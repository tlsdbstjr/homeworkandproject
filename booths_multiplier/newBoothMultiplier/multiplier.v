==> flow/design.v <==
module multiplier(clk, reset_n, multiplier, multiplicand, op_start, op_clear, result, op_done);
	input clk, reset_n, op_start, op_clear;
	input [63:0] multiplier, multiplicand;
	output op_done;
	output [127:0] result;
	wire compounded_reset_n, en_cntr, en_mltr, en_mltd, en_res;
	wire [1:0] op, nextOp;
	wire [4:0] counter, nextCounter;
	wire [63:0] mltd, nextMltd;
	wire [64:0] mltr, nextMltr;
	wire [127:0] shiftedNumber, nextResult;
	assign compounded_reset_n = ~op_clear & reset_n;
	register_2bits R0_state (.clk(clk), .reset_n(compounded_reset_n), .d(nextOp), .q(op));
	register_5bits R1_count (.clk(clk), .reset_n(compounded_reset_n), .en(en_cntr), .d(nextCounter), .q(counter));
	register_64bits R2_multiplicand (.clk(clk), .reset_n(compounded_reset_n), .en(en_mltd), .d(nextMltd), .q(mltd));
	register_65bits R3_multiplier (.clk(clk), .reset_n(compounded_reset_n), .en(en_mltr), .d(nextMltr), .q(mltr));
	register_128bits R4_result(.clk(clk), .reset_n(compounded_reset_n), .en(en_res), .d(nextResult), .q(result));
	state_count_output_controler U0_state_count_output_controler(.op_start(op_start), .count(counter), .q(op), .d(nextOp), .nextCount(nextCounter), .countEnabler(en_cntr), .op_done(op_done));
	multiplier_multiplicand_controler U1_multiplier_multiplicand_controler (.op(op), .shiftedMultiplicand(shiftedNumber),
		.multiplierStart(multiplier), .multiplierIn(mltr), .multiplierEnabler(en_mltr), .multiplierOut(nextMltr),
		.multiplicandStart(multiplicand), .multiplicandIn(mltd), .multiplicandEnabler(en_mltd), .multiplicandOut(nextMltd));
	result_controler U2_result_controler(.op(op), .shiftedNumber(shiftedNumber), .resultIn(result), .resultOut(nextResult), .resultEnabler(en_res));
endmodule 
module multiplier_multiplicand_controler(op, shiftedMultiplicand,
		multiplierStart, multiplierIn, multiplierEnabler, multiplierOut,
		multiplicandStart, multiplicandIn, multiplicandEnabler, multiplicandOut);
	input [1:0] op;
	output reg [127:0] shiftedMultiplicand;
	input [63:0] multiplierStart;
	input [64:0] multiplierIn;
	output [64:0] multiplierOut;
	output multiplierEnabler;
	input [63:0] multiplicandStart;
	input [63:0] multiplicandIn;
	output [63:0] multiplicandOut;
	output multiplicandEnabler;
	wire [63:0] multiplicandMinus;
	parameter IDLE = 2'b00;
	parameter CALCULATING = 2'b01;
	parameter DONE = 2'b10;
	assign multiplicandMinus = -multiplicandIn;
	always @(multiplierIn)
	case (multiplierIn[2:0])
		3'b000 : shiftedMultiplicand <= 128'b0;
		3'b001 : shiftedMultiplicand <= {multiplicandIn[63],multiplicandIn[63],multiplicandIn,62'b0};
		3'b010 : shiftedMultiplicand <= {multiplicandIn[63],multiplicandIn[63],multiplicandIn,62'b0};
		3'b011 : shiftedMultiplicand <= {multiplicandIn[63],multiplicandIn,63'b0};		
		3'b100 : shiftedMultiplicand <= {multiplicandMinus[63],multiplicandMinus,63'b0};		
		3'b101 : shiftedMultiplicand <= {multiplicandMinus[63],multiplicandMinus[63],multiplicandMinus,62'b0};		
		3'b110 : shiftedMultiplicand <= {multiplicandMinus[63],multiplicandMinus[63],multiplicandMinus,62'b0};	
		3'b111 : shiftedMultiplicand <= 128'b0;
	endcase
	assign multiplierOut = op == IDLE ? { multiplierStart, 1'b0 } :
								  op == CALCULATING ? { multiplierIn[64],multiplierIn[64],multiplierIn[64:2] } :	 
								  multiplierIn;
	assign multiplierEnabler = ~op[1];	 
	assign multiplicandOut = op == IDLE ? multiplicandStart : multiplicandIn;
	assign multiplicandEnabler = ~(op[1] | op[0]);	 
endmodule 
module register_2bits(clk, reset_n, d, q);
	input clk, reset_n;
	input [1:0] d;
	output reg [1:0] q;
	always @(posedge clk or negedge reset_n)
	begin
		if(reset_n == 0)
			q <= 2'b0;
		else
			q <= d;
	end
endmodule
module register_5bits(clk, reset_n, en, d, q);
	input clk, reset_n, en;
	input [4:0] d;
	output reg [4:0] q;
	always @(posedge clk or negedge reset_n)
	begin
		if(reset_n == 0)
			q <= 4'b0;
		else if (en == 1)
			q <= d;
		else
			q <= q;
	end
endmodule
module register_64bits(clk, reset_n, en, d, q);
	input clk, reset_n, en;
	input [63:0] d;
	output reg [63:0] q;
	always @(posedge clk or negedge reset_n)
	begin
		if(reset_n == 0)
			q <= 64'b0;
		else if (en == 1)
			q <= d;
		else
			q <= q;
	end
endmodule
module register_65bits(clk, reset_n, en, d, q);
	input clk, reset_n, en;
	input [64:0] d;
	output reg [64:0] q;
	always @(posedge clk or negedge reset_n)
	begin
		if(reset_n == 0)
			q <= 65'b0;
		else if (en == 1)
			q <= d;
		else
			q <= q;
	end
endmodule
module register_128bits(clk, reset_n, en, d, q);
	input clk, reset_n, en;
	input [127:0] d;
	output reg [127:0] q;
	always @(posedge clk or negedge reset_n)
	begin
		if(reset_n == 0)
			q <= 128'b0;
		else if (en == 1)
			q <= d;
		else
			q <= q;
	end
endmodule
module result_controler(op, shiftedNumber, resultIn, resultOut, resultEnabler);
	input [1:0] op;
	input [127:0] shiftedNumber, resultIn;
	output [127:0] resultOut;
	output resultEnabler;
	parameter IDLE = 2'b00;
	parameter CALCULATING = 2'b01;
	parameter DONE = 2'b10;
	assign resultEnabler = ~op[1] & op[0];
	assign resultOut = shiftedNumber + { resultIn[127],resultIn[127],resultIn[127:2] };	 
endmodule 
module state_count_output_controler(op_start, count, q, d, nextCount, countEnabler, op_done);
	input op_start;
	input [4:0] count;
	input [1:0] q;
	output [1:0] d;
	output [4:0]nextCount;
	output countEnabler, op_done;
	parameter IDLE = 2'b00;
	parameter CALCULATING = 2'b01;
	parameter DONE = 2'b10;
	wire finish;
	reg [1:0] d;
	assign finish = count[0] & count[1] & count[2] & count[3] & count[4];
	always @(q, op_start, finish)
	casex({q, op_start, finish})
		4'b0000 : d <= IDLE;
		4'b0010 : d <= CALCULATING;
		4'b00x1 : d <= DONE;	 
		4'b01X0 : d <= CALCULATING;
		4'b01X1 : d <= DONE;
		4'b10XX : d <= DONE;
		default : d <= 2'bxx;	 
	endcase
	assign op_done = q[1];
	assign nextCount = count + 1;
	assign countEnabler = ~q[1] & q[0];
endmodule 
# Step by step through the tools: multiplier
# Tool output for the design above, in the order of the flow.
# Line numbers count from 1 in the design file above.
# Operators carry their Yosys type and port widths (W data, S select, Z words).
# A cell with - has no value.
# inputs
design	multiplier
clock	clk
cell_library	sky130hd
pvt_corner	tt_025C_1v80

# After elaboration
# Source: Yosys, flattened and elaborated, memories not mapped. Widths are those after wreduce. Registers that Yosys merges into a memory's read port (data or address) are not register bits. Print and check cells do not count. Equal cells are merged and count once.
# word_totals
regBits	264
output_inout_bits	129
word_cells	48
# classes
addsub	3
n_eq	13
n_mux	4
logic	10
n_reduce_logical	12
# ops
operator	n
$pmux W128 S5	1
$add A128 B128 Y128	1
$mux W65	1
$neg A64 Y64	1
$mux W64	1
$eq A3 B2 Y1 const B	4
$eq A3 B3 Y1 const B	4
$reduce_or A2 Y1	4
$and A1 B1 Y1	6
$reduce_and A2 Y1	3
$eq A3 B1 Y1 const B	2
$pmux W2 S3	1
$add A5 B1 Y5 const B	1
$eq A4 B2 Y1 const B	1
$logic_not A4 Y1	1
$not A1 Y1	3
$logic_not A3 Y1	1
$reduce_or A3 Y1	1
$eq A2 B1 Y1 const B	1
$eq A2 B2 Y1 const B	1
$logic_not A2 Y1	1
$reduce_bool A2 Y1	1
$or A1 B1 Y1	1

# Logic depth
# Longest topological path by Yosys (ltp), each cell counted once; first at word level (registers and memories cut), then after technology mapping (sequential cells cut; the memories' decode and read muxes count).
# depth
word_depth	7
ABC_AREA	0
ltp_mapped	23

# Netlist
# Source: synth_stat.txt of the flow (Yosys; design flattened, memories mapped). It holds for the ABC_AREA given above (unset counts as 0); a run with the other value may have another netlist.
# synth_totals
stdcells	2277
mapped_area_um2	18455.2
seq_area_um2	6606.3
flip_flops	264
# types
cell	n	area_total_um2
sky130_fd_sc_hd__dfrtp_1	264	6.61E+03
sky130_fd_sc_hd__nand2_1	442	1.66E+03
sky130_fd_sc_hd__o21ai_0	227	1136.09
sky130_fd_sc_hd__a21oi_1	193	965.926
sky130_fd_sc_hd__ha_1	68	850.816
sky130_fd_sc_hd__mux2i_1	73	730.701
sky130_fd_sc_hd__mux2_2	62	698.17
sky130_fd_sc_hd__clkbuf_1	150	563.04
sky130_fd_sc_hd__xnor2_1	62	543.021
sky130_fd_sc_hd__buf_4	62	465.446
sky130_fd_sc_hd__nor2_1	105	394.128
sky130_fd_sc_hd__xor2_1	38	332.819
sky130_fd_sc_hd__nor3_1	61	305.293
sky130_fd_sc_hd__nand4_1	31	193.936
sky130_fd_sc_hd__nor2b_1	31	193.936
sky130_fd_sc_hd__a21o_1	23	172.666
sky130_fd_sc_hd__o211ai_1	23	172.666
sky130_fd_sc_hd__o22ai_1	26	162.656
# Other cell types: 54; their cells: 336.
# The figures by module come from a second, unflattened synthesis with its own total; it is not the netlist above.
# unflattened
cells_unflattened	2893
hier_area_um2	25380.6
# Rows give one instance, submodules left out.
# by_module
mod	n_inst	n_cells	area_um2
result_controler	1	1304	8376.8
multiplier_multiplicand_controler	1	1021	6536.3
register_128bits	1	270	4822.1
register_64bits	1	135	2678.8
register_65bits	1	137	2618.8
register_5bits	1	10	181.4
state_count_output_controler	1	13	102.6
register_2bits	1	2	50.0
multiplier	1	1	13.8

# Timing after synthesis
# OpenSTA on the mapped netlist: ideal clock, no wires. The path of least setup slack (recovery checks aside). Input and output delay are each 20% of the period. Register names are those of the netlist, which keeps one name where synthesis merged equal registers.
# synth_path
path_kind	register to register
startpoint	register R2_multiplicand.q[11]
endpoint	register R4_result.q[122]
clock_period_ns	6.42
setup_time_ns	0.127
t_arrival_ns	5.202
path_slack_ns	1.091
delay_ns	5.329
stages	23
path_buffers	3
period_less_setup_slack_ns	5.329
# "delay_ns" = arrival - input delay + setup time.
# "stages" counts driving pins, that of a launching flip-flop among them; a cell with two outputs on the path counts twice.
# "period_less_setup_slack_ns" = period - worst setup slack (recovery checks aside). The figure is calculated, with input and output delays left at 20% of the set period.
# Between the ends stands the longest chain of elaborated cells between them, by number of cells; it is not shown to be the way that was timed. Of several equally long chains one is given.
# Each line given opens the expression or statement behind the cell; cells for indexed reads and writes are added by Yosys, which also makes memories of some case tables.
# At most two assigning lines are given for a register; there are more.
# synth_via
path_cell_list	sky130_fd_sc_hd__dfrtp_1 sky130_fd_sc_hd__clkbuf_1 sky130_fd_sc_hd__nor4_1 sky130_fd_sc_hd__nand2b_1 sky130_fd_sc_hd__nor4_2 sky130_fd_sc_hd__nand4b_1 sky130_fd_sc_hd__or3_1 sky130_fd_sc_hd__clkbuf_1 sky130_fd_sc_hd__o21a_1 sky130_fd_sc_hd__o21ai_0 sky130_fd_sc_hd__o21ai_0 sky130_fd_sc_hd__a21oi_1 sky130_fd_sc_hd__ha_1 sky130_fd_sc_hd__clkbuf_1 sky130_fd_sc_hd__a21oi_1 sky130_fd_sc_hd__o21ai_0 sky130_fd_sc_hd__a31oi_1 sky130_fd_sc_hd__o21ai_0 sky130_fd_sc_hd__a211oi_1 sky130_fd_sc_hd__o21bai_1 sky130_fd_sc_hd__a2111oi_0 sky130_fd_sc_hd__or4_1 sky130_fd_sc_hd__nand3_1
elab_chain_cells	3
cells_between	3
cone_classes	add/sub (2); mux (1)
# synth_rtl
element	line	source
from (decl)	89	output reg [63:0] q;
from (assign)	95	q <= d;
from (assign)	97	q <= q;
$neg A64 Y64	41	assign multiplicandMinus = -multiplicandIn;
$pmux W128 S5	43	case (multiplierIn[2:0])
$add A128 B128 Y128	137	assign resultOut = shiftedNumber + { resultIn[127],resultIn[127],resultIn[127:2] };
to (assign)	123	q <= d;
to (assign)	125	q <= q;
to (decl)	117	output reg [127:0] q;

# Worst path after layout
# From the final timing report of run 1: the path of least setup slack in the routed layout; clock arrival at registers is part of the times.
# layout_path
path_kind	register to register
startpoint	register R2_multiplicand.q[0]
endpoint	register R4_result.q[126]
clock_period_ns	9.41
setup_time_ns	0.06
t_arrival_ns	7.32
path_slack_ns	2.62
stages	22
path_buffers	0
# Between the ends stands the longest chain of elaborated cells between them, by number of cells; it is not shown to be the way that was timed. Of several equally long chains one is given.
# At most two assigning lines are given for a register; there are more.
# layout_via
path_cell_list	sky130_fd_sc_hd__dfrtp_1 sky130_fd_sc_hd__inv_1 sky130_fd_sc_hd__ha_1 sky130_fd_sc_hd__nor3b_1 sky130_fd_sc_hd__nand2b_1 sky130_fd_sc_hd__nor4_2 sky130_fd_sc_hd__nand4b_1 sky130_fd_sc_hd__or3_1 sky130_fd_sc_hd__o21a_1 sky130_fd_sc_hd__o21ai_0 sky130_fd_sc_hd__o21ai_0 sky130_fd_sc_hd__a21oi_1 sky130_fd_sc_hd__ha_1 sky130_fd_sc_hd__a21oi_1 sky130_fd_sc_hd__o21ai_0 sky130_fd_sc_hd__a31oi_1 sky130_fd_sc_hd__o21ai_0 sky130_fd_sc_hd__a211oi_1 sky130_fd_sc_hd__o21bai_1 sky130_fd_sc_hd__a2111oi_1 sky130_fd_sc_hd__o2111ai_1 sky130_fd_sc_hd__nand3b_1
elab_chain_cells	3
cells_between	3
cone_classes	add/sub (2); mux (1)
# layout_rtl
element	line	source
from (decl)	89	output reg [63:0] q;
from (assign)	95	q <= d;
from (assign)	97	q <= q;
$neg A64 Y64	41	assign multiplicandMinus = -multiplicandIn;
$pmux W128 S5	43	case (multiplierIn[2:0])
$add A128 B128 Y128	137	assign resultOut = shiftedNumber + { resultIn[127],resultIn[127],resultIn[127:2] };
to (assign)	123	q <= d;
to (assign)	125	q <= q;
to (decl)	117	output reg [127:0] q;

# Design multiplier on sky130hd. What follows are 2 stored runs of the flow, each under its own settings; their order means nothing. The constraints put input and output delay at 20% of the set period each and load the outputs with 0.01 pF.
# "achievedPeriod_ns" = clock period - worst setup slack. The figure is calculated, with input and output delays left at 20% of the set period.
# By "critical_path_time_ns" is meant the share of the clock period that the worst setup path is allowed (20% is reserved at inputs, 20% at outputs), minus its slack. Clock arrival times at its registers enter into it.
# Settings: n/a = not set for that run.
run	period_ns	CORE_UTILIZATION	SETUP_SLACK_MARGIN	PLACE_DENSITY_LB_ADDON	CORE_ASPECT_RATIO	CORE_MARGIN	CELL_PAD_IN_SITES_GLOBAL_PLACEMENT	CTS_CLUSTER_DIAMETER	CAP_MARGIN	SLEW_MARGIN	PLACE_DENSITY	achievedPeriod_ns	dieArea_um2	synth_chip_area_um2	finalUtil_pct	total_negative_slack_ns	hold_ws_ns	finalCellArea_um2	critical_path_time_ns	worst_setup_path_type	setup_worst_slack_ns
run 1	9.41	45	-0.58	0.15	0.71	3	2	104	20	20	n/a	6.790	43513.5	18455.2	55.0	0.000	0.483	21897.3	6.79	register to register	2.620
run 2	9.14	23	2.43	n/a	n/a	2	n/a	n/a	20	20	0.44	6.486	82521.2	18455.2	28.9	0.000	0.486	22878.2	6.49	register to register	2.654
